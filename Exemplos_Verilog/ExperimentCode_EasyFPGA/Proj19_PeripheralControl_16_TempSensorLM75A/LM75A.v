==> flow/design.v <==
module I2C_READ( input wire clk, input wire rst_n, inout wire sda, output reg scl, output wire [15:0] data );
		reg [15:0] data_r;  
		reg sda_r;  
		reg sda_link;  
		reg [7:0] scl_cnt;  
		reg [2:0] cnt;      
		reg [25:0] timer_cnt;  
		reg [3:0] data_cnt;    
		reg [7:0] address_reg; 
		reg [8:0] state;  
		always @ ( posedge clk or negedge rst_n )
		begin
				if( !rst_n ) begin
					scl_cnt <= 8'd0; 
				end
				else if( scl_cnt == 8'd199 ) begin 
					scl_cnt <= 8'd0;
				end
				else begin 
					scl_cnt <= scl_cnt + 1'b1;
				end
		end
		always @ ( posedge clk or negedge rst_n )
		begin 
				if( !rst_n ) begin
					cnt <= 3'd5; 
				end 
				else begin
					case( scl_cnt )
						8'd49: cnt <= 3'd1;   
						8'd99: cnt <= 3'd2;   
						8'd149:cnt <= 3'd3;   
						8'd199:cnt <= 3'd0;   
						default: cnt <= 3'd5;
					endcase
				end
		end
		always @ ( posedge clk or negedge rst_n )  
		begin  
				if( !rst_n ) begin 
					scl <= 1'b0;
				end  
				else if( (cnt == 3'd0) ) begin
					scl <= 1'b1;
				end 
				else if( (cnt == 3'd2) ) begin
					scl <= 1'b0;
				end  			  
		end 
		always @ ( posedge clk or negedge rst_n )  
		begin  
        if( !rst_n ) begin
				timer_cnt <= 26'd0;
		  end  
        else if( timer_cnt == 26'd49999999 ) begin
		      timer_cnt <= 26'd0;
		  end  
        else begin
		      timer_cnt <= timer_cnt + 1'b1;
		  end
    end
	 parameter IDLE = 9'b0_0000_0000,  
              START = 9'b0_0000_0010,  
              ADDRESS = 9'b0_0000_0100,  
              ACK1 = 9'b0_0000_1000,  
              READ1 = 9'b0_0001_0000,  
              ACK2 = 9'b0_0010_0000,  
              READ2 = 9'b0_0100_0000,  
              NACK = 9'b0_1000_0000,  
              STOP = 9'b1_0000_0000;
		always @ ( posedge clk or negedge rst_n )
		begin
				if( !rst_n ) begin  
					data_r <= 16'd0;  
               sda_r <= 1'b1;  
               sda_link <= 1'b1;  
               state <= IDLE;  
               address_reg <= 15'd0;  
               data_cnt <= 4'd0;  
            end
				else begin
					case(state)  
						 IDLE:  
							  begin  
									sda_r   <= 1'b1;  
									sda_link <= 1'b1;  
									if(timer_cnt == 26'd49999999)  
										 state <= START;  
									else  
										 state <= IDLE;  
							  end  
						 START:  
							  begin  
									if((cnt == 3'd1))  
										 begin  
											  sda_r       <= 1'b0;  
											  sda_link    <= 1'b1;  
											  address_reg <= 8'b1001_0001;  
											  state           <= ADDRESS;  
											  data_cnt        <= 4'd0;  
										 end  
									else  
										 state <= START;  
							  end 
						 ADDRESS: 
							  begin  
									if((cnt == 3'd3))  
										 begin  
											  if(data_cnt == 4'd8) begin  
														 state   <= ACK1;  
														 data_cnt <=  4'd0;  
														 sda_r       <= 1'b1;  
														 sda_link    <= 1'b0;  
													end  
											  else begin  
													state   <= ADDRESS;  
													data_cnt <= data_cnt + 1'b1;  
													case(data_cnt)  
														4'd0: sda_r <= address_reg[7];  
														4'd0: sda_r <= address_reg[7];  
														4'd1: sda_r <= address_reg[6];  
														4'd2: sda_r <= address_reg[5];  
														4'd3: sda_r <= address_reg[4];  
														4'd4: sda_r <= address_reg[3];  
														4'd5: sda_r <= address_reg[2];  
														4'd6: sda_r <= address_reg[1];  
														4'd7: sda_r <= address_reg[0];  
														default: ;  
													endcase  
												end  
									end  
									else begin
										 state <= ADDRESS;
									end  
							  end
						 ACK1:  
							  begin  
									if(!sda && ((cnt == 3'd1)))  
										 state <= READ1;  
									else if((cnt == 3'd2))  
										 state <= READ1;  
									else  
										 state <= ACK1;  
							  end
						 READ1:  
							  begin
									if(( (cnt == 3'd3) ) && (data_cnt == 4'd8)) begin  
											  state   <= ACK2;  
											  data_cnt <= 4'd0;  
											  sda_r       <= 1'b1;  
											  sda_link    <= 1'b1;  
									end
									else if( (cnt == 3'd1) ) begin  
											  data_cnt <= data_cnt + 1'b1;  
											  case(data_cnt)  
													4'd0: data_r[15] <= sda;  
													4'd1: data_r[14] <= sda;  
													4'd2: data_r[13] <= sda;  
													4'd3: data_r[12] <= sda;  
													4'd4: data_r[11] <= sda;  
													4'd5: data_r[10] <= sda;  
													4'd6: data_r[9]  <= sda;  
													4'd7: data_r[8]  <= sda;  
													default: ;  
											  endcase  
										 end  
									else begin
										 state <= READ1;
									end 
							  end  
						 ACK2: 
							  begin     
									if( (cnt == 3'd3) ) begin
										 sda_r <= 1'b0;
									end 
									else if( (cnt == 3'd2) ) begin  
										sda_r <= 1'b1;  
										sda_link <= 1'b0;  
										state <= READ2;  
									end  
									else begin
										 state <= ACK2;
									end 
							  end  
						 READ2: 
							  begin  
									if( ( (cnt == 3'd3) ) && (data_cnt == 4'd8) ) begin  
										state <= NACK;  
										data_cnt <= 4'd0;  
										sda_r <= 1'b1;  
										sda_link <= 1'b1;  
									end  
									else if( (cnt == 3'd1) ) begin  
										data_cnt <= data_cnt + 1'b1;  
										case(data_cnt)  
											4'd0: data_r[7] <= sda;  
											4'd1: data_r[6] <= sda;  
											4'd2: data_r[5] <= sda;  
											4'd3: data_r[4] <= sda;  
											4'd4: data_r[3] <= sda;  
											4'd5: data_r[2] <= sda;  
											4'd6: data_r[1]  <= sda;  
											4'd7: data_r[0]  <= sda;  
											default: ;  
										endcase  
									end  
									else  
										 state <= READ2;  
							  end  
						 NACK: 
							  begin  
									if( (cnt == 3'd3) ) begin  
											  state <= STOP;  
											  sda_r   <= 1'b0;  
									end  
									else begin
										 state <= NACK;
									end  
							  end
						 STOP:  
							  begin  
									if( (cnt == 3'd1) ) begin  
											  state <= IDLE;  
											  sda_r <= 1'b1;  
										 end  
									else begin
										 state <= STOP;
									end 
							  end  
						 default: state <= IDLE;  
				endcase
			end
		end
		assign sda   = sda_link ? sda_r: 1'bz;  
		assign data  = data_r;  
endmodule
module LM75A( input wire FPGA_CLK, input wire FPGA_RST, inout wire FPGA_SDA, output wire FPGA_SCL, output wire [3:0] DIG, output wire [7:0] SEG );  
		wire done;
		wire [15:0] data;
		I2C_READ I2C_READ( .clk(FPGA_CLK), .rst_n(FPGA_RST), .scl(FPGA_SCL), .sda(FPGA_SDA), .data(data) );
		SEG_D  SEG_D( .clk(FPGA_CLK), .rst_n(FPGA_RST), .cs(DIG), .seg(SEG), .data(data) );
endmodule
module SEG_D( input wire clk, input wire rst_n, input [15:0] data, output reg [7:0] seg, output reg [3:0] cs);  
		reg [4:0] dataout_buf;  
		reg [1:0] disp_dat;  
		reg [16:0] delay_cnt;  
		always@(posedge clk, negedge rst_n)  
		begin   
			if(!rst_n) begin
				delay_cnt<=16'd0;
			end
			else if( delay_cnt == 16'd50000 ) begin
				delay_cnt<=16'd0;
			end
			else begin
				delay_cnt <= delay_cnt + 1;
			end
		end
		always@(posedge clk,negedge rst_n)  
		begin   
				if( !rst_n ) begin
					disp_dat <= 2'd0;
				end
				else if( delay_cnt == 16'd50000) begin
					disp_dat <= disp_dat + 1'b1;
				end
				else begin
					disp_dat <= disp_dat;
				end
		end
		always @ ( disp_dat )  
		begin   
			case( disp_dat )  
				2'b00: cs=4'b1110;  
				2'b01: cs=4'b1101;  
				2'b10: cs=4'b1011;  
				default cs=4'b1111;  
		  endcase   
		end
		always @ ( cs )
		begin
			case(cs)  
				4'b1110: dataout_buf=data[8:5];  
				4'b1101: dataout_buf=data[12:9];  
				4'b1011: dataout_buf={1'b0, data[15:13]};  
				default dataout_buf=0;  
			endcase 
		end
		always @ ( dataout_buf ) 
		begin
				case( dataout_buf )
						4'h0 : seg = 8'hc0;  
						4'h1 : seg = 8'hf9;  
						4'h2 : seg = 8'ha4;  
						4'h3 : seg = 8'hb0;  
						4'h4 : seg = 8'h99;  
						4'h5 : seg = 8'h92;  
						4'h6 : seg = 8'h82;  
						4'h7 : seg = 8'hf8;  
						4'h8 : seg = 8'h80;  
						4'h9 : seg = 8'h90;  
						4'ha : seg = 8'h88;  
						4'hb : seg = 8'h83;  
						4'hc : seg = 8'hc6;  
						4'hd : seg = 8'ha1;  
						4'he : seg = 8'h86;  
						4'hf : seg = 8'h8e;  
						default : seg = 8'hc0;   
				endcase
		end
endmodule
-- From RTL to reports: LM75A
The steps from the RTL of LM75A to its reports follow in flow order.
Line numbers count from 1 in the design file above.
Operators: Yosys type, input widths -> output width; for muxes data width and select width s.
The mark n/a stands for no value.
- top module: LM75A
- clock port: FPGA_CLK
- cell library: sky130hd
- corner: tt_025C_1v80

-- After elaboration
Yosys after proc, flatten, opt, wreduce and memory -nomap, before mapping. Memory bits, and registers merged into a memory's read port (data or address), are not among the register bits. Print and check cells are not counted. Equal cells are merged and count once.
Yosys's memory passes give these memory sizes; they may raise the number of words (mostly to a power of two), join words into wider ones and drop unused or constant bits.
- register bits after elaboration: 84
- bits in read-only memories at 112
- noted memories: 1
- input bits at 2
- noted output and inout bits: 14
- word-level cells: 146
- memories (name ; depth ; width ; rd ports ; wr ports ; line ; RTL):
    (no name shown) ; 16 ; 7 ; 1 ; 0 ; 291 ; case( dataout_buf )
- add/sub/neg operators at 5
- noted eq/ne operators: 43
- muxes and demuxes: 45
- bitwise logic cells at 1
- reductions and logical operators: 29
- operators with widths (operator ; number):
    $pmux 9 s9 ; 1
    $mux 9 ; 9
    $reduce_and 4->1 ; 12
    $add 26x1->26 const B ; 1
    $eq 26x26->1 const B ; 1
    $mux 26 ; 1
    $pmux 4 s3 ; 2
    $mux 4 ; 6
    $add 17x1->17 const B ; 1
    $eq 17x16->1 const B ; 1
    $mux 17 ; 1
    $eq 4x3->1 const B ; 4
    $eq 4x4->1 const B ; 4
    $eq 8x8->1 const B ; 2
    $mux 8 ; 2
    $ne 2x1->1 const B ; 7
    $mux 1 ; 14
    $pmux 3 s4 ; 1
    $ne 10x1->1 const B ; 1
    $eq 9x2->1 const B ; 1
    $eq 9x3->1 const B ; 1
    $eq 9x4->1 const B ; 1
    $eq 9x5->1 const B ; 1
    $eq 9x6->1 const B ; 1
    $eq 9x7->1 const B ; 1
    $eq 9x8->1 const B ; 1
    $eq 9x9->1 const B ; 1
    $logic_not 9->1 ; 1
Not listed: further kinds 38, cells in them 43.

-- Longest topological paths
Depth = most cells in a row (Yosys ltp): at word level without a register or memory, in the mapped netlist without a sequential cell, where the memories' decode and read muxes count.
- word-level depth at 6
- ABC_AREA: 0
- gate-level depth with buffers: 9
- gate-level depth less buffers: 9

-- After synthesis
Source: synth_stat.txt of the flow (Yosys; design flattened, memories mapped). It holds for the ABC_AREA given above (unset counts as 0); a run with the other value may have another netlist.
- mapped cells: 444
- synthesis area at 4406.7 um^2
- area of sequential cells at 2104.5 um^2
- mapped flip-flops at 84
- buffer cells at 14
- cell types (type ; number ; area in all (um^2)):
    sky130_fd_sc_hd__dfrtp_1 ; 82 ; 2.05E+03
    sky130_fd_sc_hd__ha_1 ; 18 ; 225.216
    sky130_fd_sc_hd__xor2_1 ; 18 ; 157.651
    sky130_fd_sc_hd__nor2_1 ; 40 ; 150.144
    sky130_fd_sc_hd__xnor2_1 ; 17 ; 148.893
    sky130_fd_sc_hd__nand3_1 ; 29 ; 145.139
    sky130_fd_sc_hd__nand2_1 ; 35 ; 131.376
    sky130_fd_sc_hd__mux2_2 ; 10 ; 112.608
    sky130_fd_sc_hd__inv_1 ; 26 ; 97.594
    sky130_fd_sc_hd__a21oi_1 ; 17 ; 85.082
    sky130_fd_sc_hd__o21ai_0 ; 15 ; 75.072
    sky130_fd_sc_hd__nand4_1 ; 11 ; 68.816
    sky130_fd_sc_hd__o31ai_1 ; 8 ; 60.058
    sky130_fd_sc_hd__or3_1 ; 9 ; 56.304
    sky130_fd_sc_hd__dfstp_2 ; 2 ; 52.55
    sky130_fd_sc_hd__or4_1 ; 7 ; 52.55
    sky130_fd_sc_hd__and3_1 ; 8 ; 50.048
    sky130_fd_sc_hd__or4b_2 ; 4 ; 40.038
Not listed: further types 38, cells in them 88.
The figures by module come from a second, unflattened synthesis with its own total; it is not the netlist above.
- cell total of the unflattened synthesis: 463
- noted area (unflattened synthesis): 4685.7 um^2
Each row is one instance without its submodules.
- modules (module ; instances ; cells ; area (um^2) ; seq. area (um^2)):
    I2C_READ ; 1 ; 321 ; 3384.5 ; 1754.2
    SEG_D ; 1 ; 142 ; 1301.2 ; 475.5
    LM75A ; 1 ; 0 ; 0.0 ; 0.0

-- Path before layout
OpenSTA on the mapped netlist: ideal clock, no wires. The path of least setup slack (recovery checks aside). Input and output delay are each 20% of the period. Register names are those of the netlist, which keeps one name where synthesis merged equal registers.
- kind: reg2out
- start: register SEG_D.disp_dat[0]
- end: output port SEG[6]
- noted clock period: 3.55 ns
- external output delay at 0.710 ns
- noted time at the first pin: 0.000 ns
- noted arrival: 2.147 ns
- noted required time: 2.840 ns
- slack at 0.693 ns
- path delay at 2.147 ns
- stages at 10
- buffers on the path: 0
- noted synthesis period reached: 2.857 ns
"path delay" = arrival - input delay + setup time.
A path that ends at an output port has no setup time.
"stages" counts driving pins, that of a launching flip-flop among them; a cell with two outputs on the path counts twice.
"synthesis period reached" is the clock period less the worst setup slack; recovery checks do not enter. This is arithmetic on one report: input and output delays are still those of the set period (20% each).
The rows between start and end are the longest chain of elaborated cells between them; the timing report does not say that the signal goes this way. Where chains are equally long, one stands for them.
Each line given opens the expression or statement behind the cell; cells for indexed reads and writes are added by Yosys, which also makes memories of some case tables.
A memory read counts as a cell of the chain, while the word-level depth stops at memories.
A register here has more assigning lines than the two given.
- cells stage by stage: sky130_fd_sc_hd__dfrtp_1 -> sky130_fd_sc_hd__inv_1 -> sky130_fd_sc_hd__ha_1 -> sky130_fd_sc_hd__a222oi_1 -> sky130_fd_sc_hd__or2_2 -> sky130_fd_sc_hd__inv_1 -> sky130_fd_sc_hd__ha_1 -> sky130_fd_sc_hd__nand2_1 -> sky130_fd_sc_hd__a21oi_1 -> sky130_fd_sc_hd__a311o_1
- cells in the longest elaborated chain: 6
- elaborated cells on any way between the ends: 10
- noted RTL lines with such cells: 3
- those cells by class: eq/ne: 5; mux: 3; reduce/logical: 1; memory: 1
- ends and longest elaborated chain, post-synthesis (element ; line ; RTL):
    start: declaration ; 245 ; reg [1:0] disp_dat;
    start: assignment ; 265 ; disp_dat <= disp_dat + 1'b1;
    start: assignment ; 268 ; disp_dat <= disp_dat;
    $eq 2x2->1 ; 273 ; case( disp_dat )
    $pmux 3 s3 ; 273 ;
    $eq 4x4->1 ; 282 ; case(cs)
    $pmux 4 s3 ; 282 ;
    $mem_v2 16x7 ; 291 ; case( dataout_buf )
    $mux 8 ; 291 ;
    end: declaration ; 237 ; module LM75A( input wire FPGA_CLK, input wire FPGA_RST, inout wire FPGA_SDA, output wire FPGA_SCL, output wire ...

-- Timing after layout
From the final timing report of record 1: the path of least setup slack in the routed layout; clock arrival at registers is part of the times.
- kind: reg2out
- start: register SEG_D.disp_dat[1]
- end: output port SEG[5]
- noted clock period: 3.19 ns
- external output delay at 0.64 ns
- noted time at the first pin: 0.34 ns
- noted arrival: 2.51 ns
- noted required time: 2.55 ns
- slack at 0.05 ns
- stages at 11
- buffers on the path: 3
The rows between start and end are the longest chain of elaborated cells between them; the timing report does not say that the signal goes this way. Where chains are equally long, one stands for them.
A memory read counts as a cell of the chain, while the word-level depth stops at memories.
A register here has more assigning lines than the two given.
- cells stage by stage: sky130_fd_sc_hd__dfrtp_1 -> sky130_fd_sc_hd__buf_4 -> sky130_fd_sc_hd__ha_2 -> sky130_fd_sc_hd__a222oi_1 -> sky130_fd_sc_hd__nor2_1 -> sky130_fd_sc_hd__buf_4 -> sky130_fd_sc_hd__inv_1 -> sky130_fd_sc_hd__ha_2 -> sky130_fd_sc_hd__inv_1 -> sky130_fd_sc_hd__o31ai_1 -> sky130_fd_sc_hd__clkbuf_2
- cells in the longest elaborated chain: 6
- elaborated cells on any way between the ends: 10
- noted RTL lines with such cells: 3
- those cells by class: eq/ne: 5; mux: 3; reduce/logical: 1; memory: 1
- ends and longest elaborated chain, after layout (element ; line ; RTL):
    start: declaration ; 245 ; reg [1:0] disp_dat;
    start: assignment ; 265 ; disp_dat <= disp_dat + 1'b1;
    start: assignment ; 268 ; disp_dat <= disp_dat;
    $eq 2x2->1 ; 273 ; case( disp_dat )
    $pmux 3 s3 ; 273 ;
    $eq 4x4->1 ; 282 ; case(cs)
    $pmux 4 s3 ; 282 ;
    $mem_v2 16x7 ; 291 ; case( dataout_buf )
    $mux 8 ; 291 ;
    end: declaration ; 237 ; module LM75A( input wire FPGA_CLK, input wire FPGA_RST, inout wire FPGA_SDA, output wire FPGA_SCL, output wire ...

Record of 2 stored runs of the RTL-to-layout flow on LM75A, platform sky130hd. The runs are unordered. Constraints: input delay and output delay 20% of the set period each, output load 0.01 pF.
"period reached" is the run's clock period less its worst setup slack. It is reckoned from that one timing run; input and output delays stay at 20% of the period that was set.
"overall power": no workload was simulated; the value follows from the tool's default switching activity.

Record 1

==> flow/run.sh <==
#!/bin/bash
# the make line also repeats the synthesis and layout settings of config.mk as NAME=value (left out here)
make -C /OpenROAD-flow-scripts/flow DESIGN_CONFIG=/design/flow/config.mk WORK_HOME=/design/flow/orfs CLKGATE_MAP_FILE= finish
==> flow/config.mk <==
export PLATFORM = sky130hd
export DESIGN_NAME = LM75A
export DESIGN_NICKNAME = LM75A
export VERILOG_FILES = /design/flow/design.v
export SDC_FILE = /design/flow/constraint.sdc
export NUM_CORES = 4
export LEC_CHECK = 0
export CAP_MARGIN = 20
export CORE_MARGIN = 2
export CORE_UTILIZATION = 55
export SLEW_MARGIN = 20
==> flow/constraint.sdc <==
create_clock -name core_clock -period 3.19 [get_ports {FPGA_CLK}]
set_input_delay 0.6380 -clock core_clock [delete_from_list [all_inputs] [get_ports {FPGA_CLK}]]
set_output_delay 0.6380 -clock core_clock [all_outputs]
set_load 0.01 [all_outputs]

Measured in record 1:
- die footprint at 8744.1 um^2
- noted the post-layout utilization: 63.8 %
- setup slack of the worst path at 0.047 ns
- noted the period reached: 3.143 ns
- mapped cell area after synthesis at 4406.7 um^2
- overall power at 1.817 mW

Record 2

==> flow/run.sh <==
#!/bin/bash
# the make line also repeats the synthesis and layout settings of config.mk as NAME=value (left out here)
make -C /OpenROAD-flow-scripts/flow DESIGN_CONFIG=/design/flow/config.mk WORK_HOME=/design/flow/orfs CLKGATE_MAP_FILE= finish
==> flow/config.mk <==
export PLATFORM = sky130hd
export DESIGN_NAME = LM75A
export DESIGN_NICKNAME = LM75A
export VERILOG_FILES = /design/flow/design.v
export SDC_FILE = /design/flow/constraint.sdc
export NUM_CORES = 4
export LEC_CHECK = 0
export CAP_MARGIN = 20
export CELL_PAD_IN_SITES_DETAIL_PLACEMENT = 0
export CORE_ASPECT_RATIO = 1.56
export CORE_MARGIN = 2
export CORE_UTILIZATION = 52
export CTS_CLUSTER_DIAMETER = 129
export MAX_ROUTING_LAYER = met4
export MIN_ROUTING_LAYER = met2
export SETUP_SLACK_MARGIN = 0.07
export SLEW_MARGIN = 20
export TNS_END_PERCENT = 100
==> flow/constraint.sdc <==
create_clock -name core_clock -period 1.98 [get_ports {FPGA_CLK}]
set_input_delay 0.3960 -clock core_clock [delete_from_list [all_inputs] [get_ports {FPGA_CLK}]]
set_output_delay 0.3960 -clock core_clock [all_outputs]
set_load 0.01 [all_outputs]

Measured in record 2:
- noted the period reached: 2.950 ns
- overall power at 3.495 mW
- die footprint at 9245.3 um^2
- noted the post-layout utilization: 68.1 %
- setup slack of the worst path at -0.970 ns
- mapped cell area after synthesis at 4406.7 um^2

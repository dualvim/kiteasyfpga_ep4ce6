==> flow/design.v <==
module IR( input wire FPGA_CLK, input wire FPGA_RST, input wire IR,output reg [3:0] DIG, output reg [7:0] SEG);
		reg [3:0] led_cs;
		reg [7:0] led_db;
		wire clk = FPGA_CLK;
		wire rst_n = FPGA_RST;
		reg [7:0] led1,led2,led3,led4;
		reg [15:0] irda_data;     
		reg [31:0] get_data;      
		reg [5:0]  data_cnt;      
		reg [2:0]  cs,ns;
		reg error_flag;           
		reg irda_reg0;        
		reg irda_reg1;        
		reg irda_reg2;        
		wire irda_neg_pulse;  
		wire irda_pos_pulse;  
		wire irda_chang;      
		reg[15:0] cnt_scan; 
		reg [10:0] counter;   
		reg [8:0]  counter2;  
		wire check_9ms;   
		wire check_4ms;   
		wire low;         
		wire high;        
		always @ (posedge clk)
		begin
			if( !rst_n ) begin
				irda_reg0 <= 1'b0;
				irda_reg1 <= 1'b0;
				irda_reg2 <= 1'b0;
			end
			else begin
				led_cs <= 4'b0000;
				DIG <= led_cs;
				irda_reg0 <= IR;
				irda_reg1 <= irda_reg0;
				irda_reg2 <= irda_reg1;
			end
		end
		assign irda_chang = irda_neg_pulse | irda_pos_pulse;    
		assign irda_neg_pulse = irda_reg2 & (~irda_reg1);       
		assign irda_pos_pulse = (~irda_reg2) & irda_reg1;       
		always @ (posedge clk)
		begin
			if (!rst_n) begin
				counter <= 11'd0;
			end
			else if( irda_chang ) begin   
				counter <= 11'd0;
			end
			else if( counter == 11'd1750 ) begin
				counter <= 11'd0;
			end
			else begin
				counter <= counter + 1'b1;
			end
		end
		always @ ( posedge clk )
		begin
			if (!rst_n) begin
				counter2 <= 9'd0;
			end
			else if( irda_chang ) begin   
				counter2 <= 9'd0;
			end
			else if( counter == 11'd1750 ) begin
				counter2 <= counter2 +1'b1;
			end
		end
		assign check_9ms = ((217 < counter2) & (counter2 < 297)); 
		assign check_4ms = ((88 < counter2) & (counter2 < 168));   
		assign low  = ((6 < counter2) & (counter2 < 26));          
		assign high = ((38 < counter2) & (counter2 < 58));         
		parameter IDLE       = 3'b000,  
		 		    LEADER_9   = 3'b001,  
					 LEADER_4   = 3'b010,  
					 DATA_STATE = 3'b100;  
		always @ (posedge clk)
		begin
			if( !rst_n ) begin
				cs <= IDLE;
			end
			else begin
				cs <= ns;   
				end
		end
		always @ ( * )
		begin
				case (cs)
					IDLE:
					  if (~irda_reg1)
						 ns = LEADER_9;
					  else
						 ns = IDLE;
					LEADER_9:
					  if (irda_pos_pulse)    
						 begin
							if (check_9ms)
							  ns = LEADER_4;
							else
							  ns = IDLE;
						 end
					  else   
						 ns = LEADER_9;
					LEADER_4:
					  if (irda_neg_pulse)   
						 begin
							if (check_4ms)
							  ns = DATA_STATE;
							else
							  ns = IDLE;
						 end
					  else
						 ns = LEADER_4;
					DATA_STATE:
					  if ((data_cnt == 6'd32) & irda_reg2 & irda_reg1)
						 ns = IDLE;
					  else if (error_flag)
						 ns = IDLE;
					  else
						 ns = DATA_STATE;
					default: ns = IDLE;
				endcase
		end
		always @ (posedge clk)
		begin
				if( !rst_n ) begin
					data_cnt <= 6'd0;
					get_data <= 32'd0;
					error_flag <= 1'b0;
				end
			 else if ( cs == IDLE ) begin
					data_cnt <= 6'd0;
					get_data <= 32'd0;
					error_flag <= 1'b0;
			 end
			 else if ( cs == DATA_STATE ) begin
					if( irda_pos_pulse ) begin  
						if( !low ) begin  
						  error_flag <= 1'b1;
						end
					end
					else if( irda_neg_pulse ) begin  
						if ( low ) begin
							get_data[0] <= 1'b0;
						end
						else if( high ) begin
							get_data[0] <= 1'b1;
						end
						else begin
						  error_flag <= 1'b1;
						end
						get_data[31:1] <= get_data[30:0];
						data_cnt <= data_cnt + 1'b1;
					 end
				end
		end
		always @ (posedge clk)
		begin
			if (!rst_n) begin
				irda_data <= 16'd0;
			end
			else if ((data_cnt ==6'd32) & irda_reg1) begin
				led1 <= get_data[7:0];    
				led2 <= get_data[15:8];   
				led3 <= get_data[23:16];  
				led4 <= get_data[31:24];
			end
		end
		always@(led2) 
		begin
			case(led2)
			8'b01101000: led_db = 8'b1100_0000;  
			8'b00110000: led_db = 8'b1111_1001;  
			8'b00011000: led_db = 8'b1010_0100;   
			8'b01111010: led_db = 8'b1011_0000;   
			8'b00010000: led_db = 8'b1001_1001;   
			8'b00111000: led_db = 8'b1001_0010;   
			8'b01011010: led_db = 8'b1000_0010;   
			8'b01000010: led_db = 8'b1111_1000;   
			8'b01001010: led_db = 8'b1000_0000;   
			8'b01010010: led_db = 8'b1001_0000;   
			default: led_db = 8'b1000_1110;
			 endcase
			 SEG <= led_db;
		end
endmodule 
### Reports on IR

Tool output for the design above, in the order of the flow.
Lines are those of the file above, counted from 1.
Cell names lack the library's common part.
The mark n/a stands for no value.

| inputs | value |
|---|---|
| top | IR |
| clock port | FPGA_CLK |
| cell library | sky130hd |
| library corner | tt_025C_1v80 |

### After elaboration

Yosys after proc, flatten, opt, wreduce and memory -nomap, before mapping. Memory bits, and registers merged into a memory's read port (data or address), are not among the register bits. Print and check cells are not counted. Equal cells are merged and count once.

| operators by class | value |
|---|---|
| equality and inequality tests | 16 |
| reductions and logical operators | 10 |
| $lt $le $gt $ge | 8 |
| multiplexer cells | 16 |
| $add $sub $neg | 3 |
| bitwise operators | 15 |

Operators with widths:

| operator | count |
|---|---|
| 7-bit case mux with 10-bit select | 1 |
| 8-bit by 7-bit equality test with 1-bit output with constant B | 6 |
| 8-bit by 5-bit equality test with 1-bit output with constant B | 2 |
| 8-bit by 6-bit equality test with 1-bit output with constant B | 2 |
| 3-bit case mux with 4-bit select | 1 |
| 3-bit two-way mux | 4 |
| 11-bit by 1-bit adder with 11-bit output with constant B | 1 |
| 11-bit equality test with constant B | 1 |
| 1-bit AND | 9 |
| 3-bit by 9-bit < comparator with 1-bit output with constant A | 1 |
| 6-bit by 9-bit < comparator with 1-bit output with constant A | 1 |
| 7-bit by 9-bit < comparator with 1-bit output with constant A | 1 |
| 8-bit by 9-bit < comparator with 1-bit output with constant A | 1 |
| 9-bit by 1-bit adder with 9-bit output with constant B | 1 |
| 9-bit by 5-bit < comparator with 1-bit output with constant B | 1 |
| 9-bit by 6-bit < comparator with 1-bit output with constant B | 1 |
| 9-bit by 8-bit < comparator with 1-bit output with constant B | 1 |
| 9-bit < comparator with constant B | 1 |
| 4-bit AND reduction | 2 |
| 1-bit two-way mux | 8 |
| 6-bit by 1-bit adder with 6-bit output with constant B | 1 |
| 6-bit equality test with constant B | 1 |
| 1-bit inverter | 5 |
| 2-bit nonzero test | 2 |
| 2-bit OR reduction | 2 |
| 2-bit two-way mux | 2 |
| 3-bit by 1-bit equality test with 1-bit output with constant B | 1 |
| 3-bit by 2-bit equality test with 1-bit output with constant B | 1 |

Other operator kinds: 7; their cells: 7.

| word-level totals | value |
|---|---|
| input port bits | 3 |
| register bits after elaboration | 57 |
| elaborated cells | 79 |
| output and inout bits | 12 |

### Longest topological paths

Longest topological path by Yosys (ltp), each cell counted once; first at word level (registers and memories cut), then after technology mapping (sequential cells cut; the memories' decode and read muxes count).

| logic depth | value |
|---|---|
| word-level depth | 6 |
| ABC_AREA | 0 |
| gate-level depth with buffers | 8 |
| gate-level depth less buffers | 6 |

### Mapped cells and area

Source: synth_stat.txt of the flow (Yosys; design flattened, memories mapped). It holds for the ABC_AREA given above (unset counts as 0); a run with the other value may have another netlist.

| synthesis totals | value |
|---|---|
| mapped flip-flops | 58 |
| area of sequential cells | 1241.2 um^2 |
| buffers | 19 |
| cells in the netlist | 314 |
| synthesis area | 2716.4 um^2 |

Cell types:

| cell | count | area in all (um^2) |
|---|---|---|
| dfxtp_1 | 50 | 1000.96 |
| edfxtp_1 | 8 | 240.23 |
| nand2_1 | 49 | 183.926 |
| a21oi_1 | 26 | 130.125 |
| xor2_1 | 13 | 113.859 |
| nor2_1 | 25 | 93.84 |
| ha_1 | 7 | 87.584 |
| nand3_1 | 14 | 70.067 |
| nand4_1 | 8 | 50.048 |
| clkbuf_1 | 12 | 45.043 |
| inv_1 | 11 | 41.29 |
| mux2i_1 | 4 | 40.038 |
| o21ai_0 | 8 | 40.038 |
| and3_1 | 6 | 37.536 |
| buf_4 | 5 | 37.536 |
| nor3_1 | 7 | 35.034 |
| xnor2_1 | 4 | 35.034 |
| or3_1 | 5 | 31.28 |

Other cell types: 32; their cells: 52.

### Timing after synthesis

Source: OpenSTA report_checks on the synthesized netlist (no wires, ideal clock, input and output delay 20% of the period each), path of least setup slack; recovery checks are left aside. Register names are those of the netlist, which keeps one name where synthesis merged equal registers.

| timing after synthesis | value |
|---|---|
| path type | register to output |
| from | register led2[6] |
| to | output port SEG[6] |
| driving pins on the path | 6 |
| clock period | 1910 ps |
| delay of the path | 1480 ps |
| path slack | 48 ps |
| launch time at the first pin | 0 ps |
| arrival | 1480 ps |
| external output delay | 382 ps |
| data required time | 1528 ps |
| buffers on the path | 1 |
| period reached after synthesis | 1862 ps |

"delay of the path" = arrival - input delay + setup time.
At an output port there is no setup time.
"driving pins on the path": output pins that drive a net of the path, with the launching flip-flop's if there is one; two outputs of one cell count as two.
"period reached after synthesis" = period - worst setup slack (recovery checks aside). The figure is calculated, with input and output delays left at 20% of the set period.
The rows between start and end are the longest chain of elaborated cells between them; the timing report does not say that the signal goes this way. Where chains are equally long, one stands for them.
Each line given opens the expression or statement behind the cell; cells for indexed reads and writes are added by Yosys, which also makes memories of some case tables.

| on the way, after synthesis | value |
|---|---|
| cells stage by stage | edfxtp_1 > clkbuf_1 > nand2b_1 > or2_2 > a211o_1 > a21oi_1 |
| length of the longest elaborated chain | 2 |
| elaborated cells on any way between the ends | 11 |
| source lines of those cells | 1 |
| those cells by class | 10 x eq/ne; 1 x mux |

RTL lines, path after synthesis:

| what | RTL line | text |
|---|---|---|
| from (decl) | 6 | `reg [7:0] led1,led2,led3,led4;` |
| from (assign) | 165 | `led2 <= get_data[15:8];` |
| 8-bit by 7-bit equality test with 1-bit output | 172 | `case(led2)` |
| 7-bit case mux with 10-bit select | 172 |  |
| to (decl) | 1 | `module IR( input wire FPGA_CLK, input wire FPGA_RST, input wire IR,output reg [3:0] DIG, output reg [7:0] SEG) ...` |

### Path in the finished layout

Path of least setup slack in the final report of run A (OpenROAD, finished layout, wires in). Where an end is a register, its clock arrival counts in the times.
The path's times are printed in steps of 10 ps; the period is the one set.

| timing after layout | value |
|---|---|
| path type | register to output |
| from | register led2[6] |
| to | output port SEG[6] |
| clock period | 1250 ps |
| arrival | 1700 ps |
| launch time at the first pin | 330 ps |
| path slack | -700 ps |
| data required time | 1000 ps |
| external output delay | 250 ps |
| buffers on the path | 1 |
| driving pins on the path | 6 |

The rows between start and end are the longest chain of elaborated cells between them; the timing report does not say that the signal goes this way. Where chains are equally long, one stands for them.

| on the way, after layout | value |
|---|---|
| cells stage by stage | edfxtp_1 > nand2_1 > or3_4 > or2_4 > a21oi_2 > buf_2 |
| length of the longest elaborated chain | 2 |
| elaborated cells on any way between the ends | 11 |
| source lines of those cells | 1 |
| those cells by class | 10 x eq/ne; 1 x mux |

RTL lines, path after layout:

| what | RTL line | text |
|---|---|---|
| from (decl) | 6 | `reg [7:0] led1,led2,led3,led4;` |
| from (assign) | 165 | `led2 <= get_data[15:8];` |
| 8-bit by 7-bit equality test with 1-bit output | 172 | `case(led2)` |
| 7-bit case mux with 10-bit select | 172 |  |
| to (decl) | 1 | `module IR( input wire FPGA_CLK, input wire FPGA_RST, input wire IR,output reg [3:0] DIG, output reg [7:0] SEG) ...` |

Wiki page: IR / flow data

Flow measurements of IR on sky130hd: 2 stored runs with different settings, listed in no order. Input and output delays are each 20% of the period that was set; the output load is 0.01 pF.
"clock period reached" is the run's clock period less its worst setup slack. It is reckoned from that one timing run; input and output delays stay at 20% of the period that was set.
By "allowed time less slack (worst setup path)" is meant the share of the clock period that the worst setup path is allowed (20% is reserved at inputs, 20% at outputs), minus its slack. Clock arrival times at its registers enter into it.
By "total power of the final layout" is meant OpenSTA's value without simulated activity: inputs other than the clock are taken to toggle once in ten clock periods, and the tool carries that through the logic.
"allowed time less slack (worst setup path)" is given in steps of 10 ps.
Among the settings, -- means not set for that run.

| stored run | period_ns | CORE_UTILIZATION | SETUP_SLACK_MARGIN | PLACE_DENSITY | CELL_PAD_IN_SITES_GLOBAL_PLACEMENT | CTS_CLUSTER_SIZE | SLEW_MARGIN | CAP_MARGIN | CORE_MARGIN | allowed time less slack (worst setup path) (ps) | type of the worst setup path | clock period reached (ps) | total negative slack on setup checks (ps) | setup slack of the worst path (ps) | total power of the final layout (mW) | chip area after synthesis (Yosys) (um^2) | final design utilization (%) | standard-cell area after routing (um^2) | worst hold slack in the final report (ps) | full die area (um^2) |
|---|---|---|---|---|---|---|---|---|---|---|---|---|---|---|---|---|---|---|---|---|
| run A | 1.25 | 43 | -0.09 | 0.42 | 0 | 82 | 35 | 20 | 2 | 1700 | register to output | 1948 | -13048 | -698 | 3.605 | 2716.4 | 70.1 | 4226.6 | 432 | 6968.9 |
| run B | 3.03 | 40 | -- | -- | -- | -- | 20 | 20 | 2 | 2260 | register to output | 2865 | 0 | 165 | 1.503 | 2716.4 | 45.9 | 3064.2 | 431 | 7465.8 |

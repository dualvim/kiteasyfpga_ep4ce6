==> flow/design.v <==
module Contagem_Dsp7Seg( input wire FPGA_CLK, output reg [7:0] SEG, output wire [3:0] DIG );
		parameter  TICK_D0 = 18'd50000;      
		parameter  TICK_D1 = 18'd100000;     
		parameter  TICK_D2 = 18'd150000;     
		parameter  TICK_D3 = 18'd200000;	    
		parameter  TICK_1SEG = 26'd50000000;  
		reg [26:0] cont1 = 4'd0;
		reg [18:0] cont2 = 4'd0;
		reg [13:0] cont_segs = 4'd0;
		reg [3:0] val_d0 = 4'd0;
		reg [3:0] val_d1 = 4'd0;
		reg [3:0] val_d2 = 4'd0;
		reg [3:0] val_d3 = 4'd0;
		reg [3:0] val = 4'd0;
		reg [3:0] dig = 4'b1110;
		assign DIG = dig;
		always @ ( posedge FPGA_CLK )
		begin
				cont1 <= cont1 + 1;
				cont2 <= cont2 + 1;
				if( cont2 == TICK_D0 ) begin
					dig = 4'b1110;
					val = val_d0;
				end
				else if( cont2 == TICK_D1 ) begin
					dig = 4'b1101;
					val = val_d1;
				end
				else if( cont2 == TICK_D2 ) begin
					dig = 4'b1011;
					val = val_d2;
				end
				else if( cont2 == TICK_D3 ) begin
					dig = 4'b0111;
					val = val_d3;
					cont2 <= 0;
				end
				if( cont1 == TICK_1SEG ) begin
					if( cont_segs < 14'd9999 ) begin
							cont_segs <= cont_segs + 1;  
					end
					else begin
							cont_segs <= 0;   
					end
					val_d3 <= cont_segs / 1000;
					val_d2 <= (cont_segs % 1000) / 100;
					val_d1 <= (cont_segs % 100) / 10;
					val_d0 <= cont_segs % 10;
					cont1 <= 0;
				end
		end
		always @ ( dig )
		begin
				case ( val )
						4'h0 : SEG = 8'b11000000;
						4'h1 : SEG = 8'b11111001;
						4'h2 : SEG = 8'b10100100; 
						4'h3 : SEG = 8'b10110000; 
						4'h4 : SEG = 8'b10011001;
						4'h5 : SEG = 8'b10010010;
						4'h6 : SEG = 8'b10000010;
						4'h7 : SEG = 8'b11111000;
						4'h8 : SEG = 8'b10000000;
						4'h9 : SEG = 8'b10010000;
						default : SEG = 8'b11111111;
				endcase
		end
endmodule
* Tool chain data of Contagem_Dsp7Seg
What the tools print for Contagem_Dsp7Seg, step after step. Line numbers count from 1 in the design file above. Operators carry their Yosys type and port widths (W data, S select, Z words). Cell names lack the library's common part. The mark - stands for no value.
Set-up: top module Contagem_Dsp7Seg, clock input FPGA_CLK, cell library sky130hd, corner tt_025C_1v80

* Elaborated design
Yosys after proc, flatten, opt, wreduce and memory -nomap, before mapping. Memory bits, and registers merged into a memory's read port (data or address), are not among the register bits. Print and check cells are not counted. Equal cells are merged and count once. Yosys's memory passes give these memory sizes; they may raise the number of words (mostly to a power of two), join words into wider ones and drop unused or constant bits.
Operators by class: multiplexer cells 11, equal/unequal tests 5, reduce/logical cells 5, order comparisons 1, add/subtract/negate cells 3, divide/modulo/power cells 6
Operators by type and width (number):
- $div A14 B10 Y32 const B | 1
- $mod A14 B10 Y32 const B | 1
- $mod A14 B7 Y32 const B | 1
- $div A32 B7 Y32 const B | 1
- $mod A14 B4 Y32 const B | 1
- $div A32 B4 Y32 const B | 1
- $mux W19 | 4
- $eq A19 B18 Y1 const B | 2
- $add A27 B1 Y27 const B | 1
- $eq A27 B26 Y1 const B | 1
- $add A19 B1 Y19 const B | 1
- $eq A19 B16 Y1 const B | 1
- $eq A19 B17 Y1 const B | 1
- $mux W4 | 4
- $add A14 B1 Y14 const B | 1
- $lt A14 B14 Y1 const B | 1
- $mux W3 | 2
- $reduce_bool A4 Y1 | 1
- $reduce_bool A3 Y1 | 1
- $reduce_or A3 Y1 | 1
- $reduce_bool A2 Y1 | 1
- $reduce_or A2 Y1 | 1
- $mux W2 | 1
Word-level totals: input port bits 1, memory cells 1, output and inout bits 12, elaborated cells 43, flip-flop bits (word level) 84, ROM bits 112
Memory list:
- (no name shown) | depth 16, width 7, read ports 1, wr ports 0, RTL line 54 | case ( val )

* Longest topological paths
Longest topological path by Yosys (ltp), each cell counted once; first at word level (registers and memories cut), then after technology mapping (sequential cells cut; the memories' decode and read muxes count).
Depth: word-level depth 5, ABC_AREA 0, mapped depth 39, depth with buffers taken out 35

* Synthesis result
Source: synth_stat.txt of the flow (Yosys; design flattened, memories mapped). It holds for the ABC_AREA given above (unset counts as 0); a run with the other value may have another netlist.
Mapped netlist: flip-flops 84, mapped cells 1473, sequential area 2021.9 µm², synthesis area 10882.9 µm², buffer cells 75
Cells by type:
- edfxtp_1 | number 34, area in all 1.02E+03 µm²
- dfxtp_1 | number 50, area in all 1000.96 µm²
- xnor2_1 | number 78, area in all 683.155 µm²
- nor2_1 | number 164, area in all 615.59 µm²
- nand2_1 | number 141, area in all 529.258 µm²
- a21oi_1 | number 71, area in all 355.341 µm²
- nand3_1 | number 67, area in all 335.322 µm²
- o21ai_0 | number 63, area in all 315.302 µm²
- xor2_1 | number 31, area in all 271.51 µm²
- mux2i_1 | number 26, area in all 260.25 µm²
- nor3_1 | number 47, area in all 235.226 µm²
- a211oi_1 | number 29, area in all 217.709 µm²
- o211ai_1 | number 28, area in all 210.202 µm²
- ha_1 | number 16, area in all 200.192 µm²
- clkbuf_1 | number 48, area in all 180.173 µm²
- nand4_1 | number 28, area in all 175.168 µm²
- inv_1 | number 45, area in all 168.912 µm²
- and3_1 | number 24, area in all 150.144 µm²
Other cell types: 95; their cells: 483.

* Worst setup path after synthesis
OpenSTA on the mapped netlist: ideal clock, no wires. The path of least setup slack (recovery checks aside). Input and output delay are each 20% of the period. Register names are those of the netlist, which keeps one name where synthesis merged equal registers.
Timing path post-synthesis: path kind register -> register, from register cont_segs[12], to register val_d0[3], setup slack -126 ps, arrival 8797 ps, required time 8670 ps, period 8930 ps, buffers on the path 6, library setup time 260 ps, delay of the path 9057 ps, launch time at the first pin 0 ps, stages 37, synthesis period reached 9056 ps
"delay of the path" = arrival - input delay + setup time. "stages": output pins that drive a net of the path, with the launching flip-flop's if there is one; two outputs of one cell count as two. "synthesis period reached" is the clock period less the worst setup slack; recovery checks do not enter. This is arithmetic on one report: input and output delays are still those of the set period (20% each). Between the ends stands the longest chain of elaborated cells between them, by number of cells; it is not shown to be the way that was timed. Of several equally long chains one is given. A line is the first line of the expression or statement that the cell stems from. Yosys adds cells for indexed reads and writes and turns some case tables into memories.
On the way, post-synthesis: cell sequence edfxtp_1 buf_4 buf_6 or2_2 ha_1 nor2b_1 nor2_1 o21ai_0 o211a_1 buf_4 a22oi_1 o21ai_1 o211a_1 buf_4 buf_4 o21ai_0 a221oi_2 o21a_1 nand3_1 a211oi_2 a21boi_1 xor2_1 or4_1 clkbuf_1 mux2_2 a2111oi_0 nand3_1 nand3_1 o211ai_1 a2111oi_1 and2_1 and3_1 a41o_1 o22a_1 o21ai_2 and2b_1 xnor2_1, length of the longest elaborated chain 1, elaborated cells on any way between the ends 1, RTL lines with such cells 1, classes of those cells div (1)
RTL lines, path post-synthesis:
- start: declaration | RTL line 9 | reg [13:0] cont_segs = 4'd0;
- start: assignment | RTL line 40 | cont_segs <= cont_segs + 1;
- start: assignment | RTL line 43 | cont_segs <= 0;
- $mod A14 B4 Y32 | RTL line 48 | val_d0 <= cont_segs % 10;
- end: assignment | RTL line 48
- end: declaration | RTL line 10 | reg [3:0] val_d0 = 4'd0;

* Worst path after layout
Path of least setup slack in the final report of run 1 (OpenROAD, finished layout, wires in). Where an end is a register, its clock arrival counts in the times. The path's times are printed in steps of 10 ps; the period is the one set.
Timing path after layout: path kind register -> register, from register cont_segs[10], to register val_d1[0], setup slack -1510 ps, stages 36, arrival 9360 ps, buffers on the path 4, required time 7850 ps, launch time at the first pin 330 ps, period 7780 ps, library setup time 260 ps
Between the ends stands the longest chain of elaborated cells between them, by number of cells; it is not shown to be the way that was timed. Of several equally long chains one is given.
On the way, after layout: cell sequence edfxtp_1 o31ai_4 inv_2 ha_4 o32ai_4 buf_6 nor4_4 buf_6 o32a_4 o211ai_1 o21ai_2 a211oi_4 o221ai_1 or3_1 o311a_1 buf_6 or4_4 o31ai_2 o32a_1 a211oi_4 or4_4 o211a_1 o31a_1 o211ai_1 o221ai_4 or3_4 a211oi_4 nor4_4 buf_4 and3_1 or4_1 mux2_4 maj3_2 a211o_1 nor4_2 a32oi_1, length of the longest elaborated chain 2, elaborated cells on any way between the ends 2, RTL lines with such cells 1, classes of those cells div (2)
RTL lines, path after layout:
- start: declaration | RTL line 9 | reg [13:0] cont_segs = 4'd0;
- start: assignment | RTL line 40 | cont_segs <= cont_segs + 1;
- start: assignment | RTL line 43 | cont_segs <= 0;
- $mod A14 B7 Y32 | RTL line 47 | val_d1 <= (cont_segs % 100) / 10;
- $div A32 B4 Y32 | RTL line 47
- end: assignment | RTL line 47
- end: declaration | RTL line 11 | reg [3:0] val_d1 = 4'd0;

Add stored flow runs of Contagem_Dsp7Seg

Top module Contagem_Dsp7Seg; platform sky130hd; tools Yosys and OpenROAD; 2 stored runs in no particular order. Input and output delays are each 20% of the period that was set; the output load is 0.01 pF.
"achieved clock period": clock period set for the run, less the worst setup slack. It is reckoned from that one timing run; input and output delays stay at 20% of the period that was set.
By "worst setup path time" is meant the share of the clock period that the worst setup path is allowed (20% is reserved at inputs, 20% at outputs), minus its slack. Clock arrival times at its registers enter into it.
By "power" is meant OpenSTA's value without simulated activity: inputs other than the clock are taken to toggle once in ten clock periods, and the tool carries that through the logic.
"worst setup path time" is known to 10 ps.
[run 1] settings: period_ns=7.78, CORE_UTILIZATION=49, SETUP_SLACK_MARGIN=2.24, PLACE_DENSITY=0.69, HOLD_SLACK_MARGIN=0.06, CORE_MARGIN=5, CELL_PAD_IN_SITES_GLOBAL_PLACEMENT=0, TNS_END_PERCENT=20, GPL_TIMING_DRIVEN=0, CAP_MARGIN=5, MAX_ROUTING_LAYER=met4, SLEW_MARGIN=20
[run 1] result: chip area after synthesis (Yosys) 10882.9 µm², die area 25290.5 µm², standard-cell area of the final layout 13579.3 µm², utilization 62.2 %, worst setup slack after layout -1509 ps, total negative slack -10052 ps, worst hold slack 469 ps, power 913.6 µW, achieved clock period 9289 ps, worst setup path time 9290 ps, worst setup path kind register -> register
[run 2] settings: period_ns=6.5, CORE_UTILIZATION=51, SETUP_SLACK_MARGIN=1.61, PLACE_DENSITY_LB_ADDON=0.07, CELL_PAD_IN_SITES_GLOBAL_PLACEMENT=0, TNS_END_PERCENT=65, GPL_TIMING_DRIVEN=1, CTS_CLUSTER_DIAMETER=117, SLEW_MARGIN=10, CAP_MARGIN=20, CORE_MARGIN=2
[run 2] result: chip area after synthesis (Yosys) 10882.9 µm², die area 22524.0 µm², standard-cell area of the final layout 16678.5 µm², utilization 79.6 %, worst setup slack after layout -2470 ps, total negative slack -15767 ps, worst hold slack 452 ps, power 1066 µW, achieved clock period 8970 ps, worst setup path time 8970 ps, worst setup path kind register -> register
